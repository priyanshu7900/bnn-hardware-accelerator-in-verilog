==> flow/design.v <==
`timescale 1ns / 1ps
module bnn_layer #(
    parameter N = 16,          
    parameter NEURONS = 8      
)(
    input wire clk,
    input wire rst,
    input wire valid_in,                           
    input wire [N-1:0] input_vector,               
    input wire [NEURONS*N-1:0] weights_flat,       
    input wire [8*NEURONS-1:0] thresholds_flat,    
    output reg [NEURONS-1:0] output_vector,        
    output reg valid_out,                          
    output reg [8*NEURONS-1:0] debug_popcounts     
);
    wire [NEURONS-1:0] neuron_outputs;
    wire [7:0] popcount_outputs [0:NEURONS-1];  
    genvar i;
    generate
        for (i = 0; i < NEURONS; i = i + 1) begin : neuron_array
            wire [N-1:0] weight_i;
            wire [7:0] threshold_i;
            assign weight_i = weights_flat[(i+1)*N-1 -: N];
            assign threshold_i = thresholds_flat[(i+1)*8-1 -: 8];
            neuron_unit #(.N(N)) neuron_inst (
                .clk(clk),
                .rst(rst),
                .inputs(input_vector),
                .weights(weight_i),
                .threshold(threshold_i),
                .valid_in(valid_in),
                .out(neuron_outputs[i]),
                .valid_out(),  
                .debug_popcount(popcount_outputs[i])
            );
        end
    endgenerate
    integer j;
    always @(posedge clk or posedge rst) begin
        if (rst) begin
            output_vector <= 0;
            valid_out <= 0;
            debug_popcounts <= 0;
        end else begin
            if (valid_in) begin
                output_vector <= neuron_outputs;
                valid_out <= 1;
                for (j = 0; j < NEURONS; j = j + 1) begin
                    debug_popcounts[(j+1)*8-1 -: 8] <= popcount_outputs[j];
                end
            end else begin
                valid_out <= 0;
            end
        end
    end
endmodule
`timescale 1ns / 1ps
module neuron_unit #(
    parameter N = 16                
)(
    input wire clk,                
    input wire rst,                
    input wire [N-1:0] inputs,     
    input wire [N-1:0] weights,    
    input wire [7:0] threshold,    
    input wire valid_in,           
    output reg out,                
    output reg valid_out,          
    output reg [7:0] debug_popcount  
);
    reg [N-1:0] xnor_result;
    integer i;
    reg [7:0] popcnt;
    always @(*) begin
        xnor_result = ~(inputs ^ weights);  
        popcnt = 0;
        for (i = 0; i < N; i = i + 1) begin
            popcnt = popcnt + xnor_result[i];
        end
    end
    always @(posedge clk or posedge rst) begin
        if (rst) begin
            out <= 1'b0;
            valid_out <= 1'b0;
            debug_popcount <= 8'd0;
        end else begin
            if (valid_in) begin
                out <= (popcnt >= threshold) ? 1'b1 : 1'b0;
                debug_popcount <= popcnt;
                valid_out <= 1'b1;
            end else begin
                valid_out <= 1'b0;
            end
        end
    end
endmodule
From RTL to reports: bnn_layer
Tool output for the design above, in the order of the flow.
Line numbers count from 1 in the design file above.
A cell with - has no value.

design
  design top = bnn_layer
  clock = clk
  library = sky130hd
  corner = tt_025C_1v80

Word-level counts
Yosys after proc, flatten, opt, wreduce and memory -nomap, before mapping. Enables and synchronous resets that opt folds into registers are not counted as muxes. Print and check cells are not counted. Equal cells are merged and count once.

bit counts
  clocked read ports x word width = 0
  memory bits (writable) = 0
  bits in latches = 0
  ROM bits = 0
  memories kept = 0
  register bits = 145

operators by class
  eq/ne operators = 0
  shift-type cells = 0
  multiplexer cells = 9
  bitwise operators = 16
  magnitude comparators = 8
  multiply operators = 0
  $add $sub $neg = 120
  div/mod/pow operators = 0
  reduce/logical cells = 0

operators by type and width
  cell                               count
  adder 8 x 1 -> 8 bit               112
  XOR 16 bit                         8
  NOT 16 bit                         8
  greater-or-equal comparator 8 bit  8
  adder 1 x 1 -> 2 bit               8
  two-way mux 1 bit                  9

Depth
Yosys ltp: most cells in a row. Word level: on the elaborated netlist, between registers, memories and ports. Mapped: between sequential cells and ports; inverters and the memories' decode and read muxes count.

depth
  word-level depth = 19
  ABC_AREA = 0
  gate-level depth with buffers = 21
  mapped depth without buffers = 20

Netlist
Yosys stat after the flow's synthesis: flattened, memories mapped to cells. It holds for the ABC_AREA given above (unset counts as 0); a run with the other value may have another netlist.
Totals and module areas in this step are rounded.

synthesis totals
  buffer cells = 55
  mapped flip-flops = 97
  mapped area = 9094 um^2
  cell count = 823

cells by type
  type                        count  area in all (um^2)
  sky130_fd_sc_hd__dfrtp_1    97     2.43E+03
  sky130_fd_sc_hd__fa_1       80     1.6E+03
  sky130_fd_sc_hd__ha_1       80     1000.96
  sky130_fd_sc_hd__xnor2_1    96     840.806
  sky130_fd_sc_hd__mux2_2     68     765.734
  sky130_fd_sc_hd__inv_1      138    517.997
  sky130_fd_sc_hd__xor2_1     48     420.403
  sky130_fd_sc_hd__a2111oi_4  7      192.685
  sky130_fd_sc_hd__buf_4      25     187.68
  sky130_fd_sc_hd__buf_2      28     140.134
  sky130_fd_sc_hd__nor2b_1    22     137.632
  sky130_fd_sc_hd__o21a_1     15     112.608
  sky130_fd_sc_hd__nand2b_4   7      96.342
  sky130_fd_sc_hd__o21ai_0    19     95.091
  sky130_fd_sc_hd__a21oi_1    16     80.077
  sky130_fd_sc_hd__nor2_1     21     78.826
  sky130_fd_sc_hd__a22o_1     8      70.067
  sky130_fd_sc_hd__nand4b_1   6      52.55

Other cell types: 15; their cells: 42.
The figures by module come from a second, unflattened synthesis with its own total; it is not the netlist above.

second synthesis, totals
  cell total of the unflattened synthesis = 826
  area (unflattened synthesis) = 10320 um^2

Rows give one instance, submodules left out.

modules
  module               instances  area (um^2)  sequential area (um^2)  cells
  neuron_unit #(N=16)  8          908.4        175.2                   84
  bnn_layer            1          3055         1827                    154

Timing after synthesis
Path of least setup slack by OpenSTA after synthesis, without wires, with an ideal clock, recovery checks aside; 20% of the period is set as input and as output delay. Where synthesis merged equal registers, the netlist keeps one of their names.

timing path after synthesis
  kind = input-to-reg
  start point = in input_vector[0]
  end point = reg neuron_array[2].neuron_inst.out
  input delay = 1316 ps
  stages = 17
  slack = 511 ps
  period = 6580 ps
  arrival = 5948 ps
  delay of the path = 4753 ps
  path buffers = 1
  time at the first pin = 1316 ps
  synthesis period reached = 6069 ps

"delay of the path" is the arrival time less input delay plus setup time.
"stages": output pins that drive a net of the path, with the launching flip-flop's if there is one; two outputs of one cell count as two.
"synthesis period reached" = period - worst setup slack (recovery checks aside). The figure is calculated, with input and output delays left at 20% of the set period.
The rows between start and end are the longest chain of elaborated cells between them; the timing report does not say that the signal goes this way. Where chains are equally long, one stands for them.
A line is the first line of the expression or statement that the cell stems from. Yosys adds cells for indexed reads and writes and turns some case tables into memories.

on the way, after synthesis
  cells stage by stage = sky130_fd_sc_hd__buf_2 sky130_fd_sc_hd__xnor2_1 sky130_fd_sc_hd__ha_1 sky130_fd_sc_hd__inv_1 sky130_fd_sc_hd__fa_1 sky130_fd_sc_hd__fa_1 sky130_fd_sc_hd__fa_1 sky130_fd_sc_hd__inv_1 sky130_fd_sc_hd__fa_1 sky130_fd_sc_hd__inv_1 sky130_fd_sc_hd__fa_1 sky130_fd_sc_hd__fa_1 sky130_fd_sc_hd__inv_1 sky130_fd_sc_hd__ha_1 sky130_fd_sc_hd__a2111oi_4 sky130_fd_sc_hd__o21bai_1 sky130_fd_sc_hd__a22o_1
  length of the longest elaborated chain = 19

ends and longest elaborated chain, after synthesis
  item                               RTL line  source
  start, declared                    9         input wire [N-1:0] input_vector,
  XOR 16 bit                         75        xnor_result = ~(inputs ^ weights);
  NOT 16 bit                         75
  adder 1 x 1 -> 2 bit               78        popcnt = popcnt + xnor_result[i];
  adder 8 x 1 -> 8 bit x14           78
  greater-or-equal comparator 8 bit  88        out <= (popcnt >= threshold) ? 1'b1 : 1'b0;
  two-way mux 1 bit                  88
  end, assigned                      83        out <= 1'b0;
  end, assigned                      88
  end, declared                      67        output reg out,

Worst path after layout
From the final timing report of flow run A: the path of least setup slack in the routed layout; clock arrival at registers is part of the times.
The report prints the path's times to 10 ps; the period is as set.

timing path after layout
  kind = input-to-reg
  start point = in weights_flat[80]
  end point = reg neuron_array[5].neuron_inst.out
  stages = 18
  slack = 1360 ps
  arrival = 7140 ps
  period = 8270 ps
  path buffers = 1
  time at the first pin = 1650 ps
  input delay = 1650 ps

The rows between start and end are the longest chain of elaborated cells between them; the timing report does not say that the signal goes this way. Where chains are equally long, one stands for them.

on the way, after layout
  cells stage by stage = sky130_fd_sc_hd__clkdlybuf4s50_1 sky130_fd_sc_hd__xnor2_1 sky130_fd_sc_hd__ha_1 sky130_fd_sc_hd__inv_1 sky130_fd_sc_hd__fa_1 sky130_fd_sc_hd__fa_1 sky130_fd_sc_hd__fa_1 sky130_fd_sc_hd__inv_1 sky130_fd_sc_hd__fa_1 sky130_fd_sc_hd__inv_1 sky130_fd_sc_hd__fa_1 sky130_fd_sc_hd__fa_1 sky130_fd_sc_hd__xnor2_1 sky130_fd_sc_hd__ha_1 sky130_fd_sc_hd__o21a_1 sky130_fd_sc_hd__o21ai_0 sky130_fd_sc_hd__o21bai_1 sky130_fd_sc_hd__a22o_1
  length of the longest elaborated chain = 19

ends and longest elaborated chain, after layout
  item                               RTL line  source
  start, declared                    10        input wire [NEURONS*N-1:0] weights_flat,
  XOR 16 bit                         75        xnor_result = ~(inputs ^ weights);
  NOT 16 bit                         75
  adder 1 x 1 -> 2 bit               78        popcnt = popcnt + xnor_result[i];
  adder 8 x 1 -> 8 bit x14           78
  greater-or-equal comparator 8 bit  88        out <= (popcnt >= threshold) ? 1'b1 : 1'b0;
  two-way mux 1 bit                  88
  end, assigned                      83        out <= 1'b0;
  end, assigned                      88
  end, declared                      67        output reg out,

Appendix: measured runs

Module bnn_layer, platform sky130hd: 2 stored runs of the flow (Yosys, OpenROAD) with differing settings, in no particular order. Input and output delays are each 20% of the period that was set; the output load is 0.01 pF.
"worst setup path time" = time allowed to the worst setup path (clock period - input delay - output delay, where it has them) - its slack; a late launch clock adds to it, a late capture clock takes from it.
By "power" is meant OpenSTA's value without simulated activity: inputs other than the clock are taken to toggle once in ten clock periods, and the tool carries that through the logic.
"worst setup path time" is given in steps of 10 ps.
Measured values are rounded.

Flow run A
==> flow/run.sh <==
#!/bin/bash
# the make line also repeats the synthesis and layout settings of config.mk as NAME=value (left out here)
make -C /OpenROAD-flow-scripts/flow DESIGN_CONFIG=/design/flow/config.mk WORK_HOME=/design/flow/orfs CLKGATE_MAP_FILE= finish
==> flow/config.mk <==
export PLATFORM = sky130hd
export DESIGN_NAME = bnn_layer
export DESIGN_NICKNAME = bnn_layer
export VERILOG_FILES = /design/flow/design.v
export SDC_FILE = /design/flow/constraint.sdc
export NUM_CORES = 4
export LEC_CHECK = 0
export CAP_MARGIN = 20
export CORE_ASPECT_RATIO = 0.91
export CORE_MARGIN = 6
export CORE_UTILIZATION = 23
export CTS_CLUSTER_SIZE = 20
export GPL_TIMING_DRIVEN = 0
export HOLD_SLACK_MARGIN = 0.08
export MIN_ROUTING_LAYER = met2
export PLACE_DENSITY = 0.81
export SLEW_MARGIN = 20
==> flow/constraint.sdc <==
create_clock -name core_clock -period 8.27 [get_ports {clk}]
set_input_delay 1.6540 -clock core_clock [delete_from_list [all_inputs] [get_ports {clk}]]
set_output_delay 1.6540 -clock core_clock [all_outputs]
set_load 0.01 [all_outputs]

==> results of flow run A <==
chip area after synthesis (Yosys): 9094 um^2
die area: 44460 um^2
standard-cell area of the final layout: 12640 um^2
worst setup slack after layout: 1364 ps
power: 5122 uW
worst setup path time: 5250 ps
worst setup path kind: input-to-reg

Flow run B
==> flow/run.sh <==
#!/bin/bash
# the make line also repeats the synthesis and layout settings of config.mk as NAME=value (left out here)
make -C /OpenROAD-flow-scripts/flow DESIGN_CONFIG=/design/flow/config.mk WORK_HOME=/design/flow/orfs CLKGATE_MAP_FILE= finish
==> flow/config.mk <==
export PLATFORM = sky130hd
export DESIGN_NAME = bnn_layer
export DESIGN_NICKNAME = bnn_layer
export VERILOG_FILES = /design/flow/design.v
export SDC_FILE = /design/flow/constraint.sdc
export NUM_CORES = 4
export LEC_CHECK = 0
export CAP_MARGIN = 20
export CORE_MARGIN = 2
export CORE_UTILIZATION = 40
export SETUP_SLACK_MARGIN = 0.61
export SLEW_MARGIN = 20
==> flow/constraint.sdc <==
create_clock -name core_clock -period 6.65 [get_ports {clk}]
set_input_delay 1.3300 -clock core_clock [delete_from_list [all_inputs] [get_ports {clk}]]
set_output_delay 1.3300 -clock core_clock [all_outputs]
set_load 0.01 [all_outputs]

==> results of flow run B <==
chip area after synthesis (Yosys): 9094 um^2
die area: 23960 um^2
standard-cell area of the final layout: 12630 um^2
worst setup slack after layout: 742 ps
power: 6395 uW
worst setup path time: 4580 ps
worst setup path kind: input-to-reg
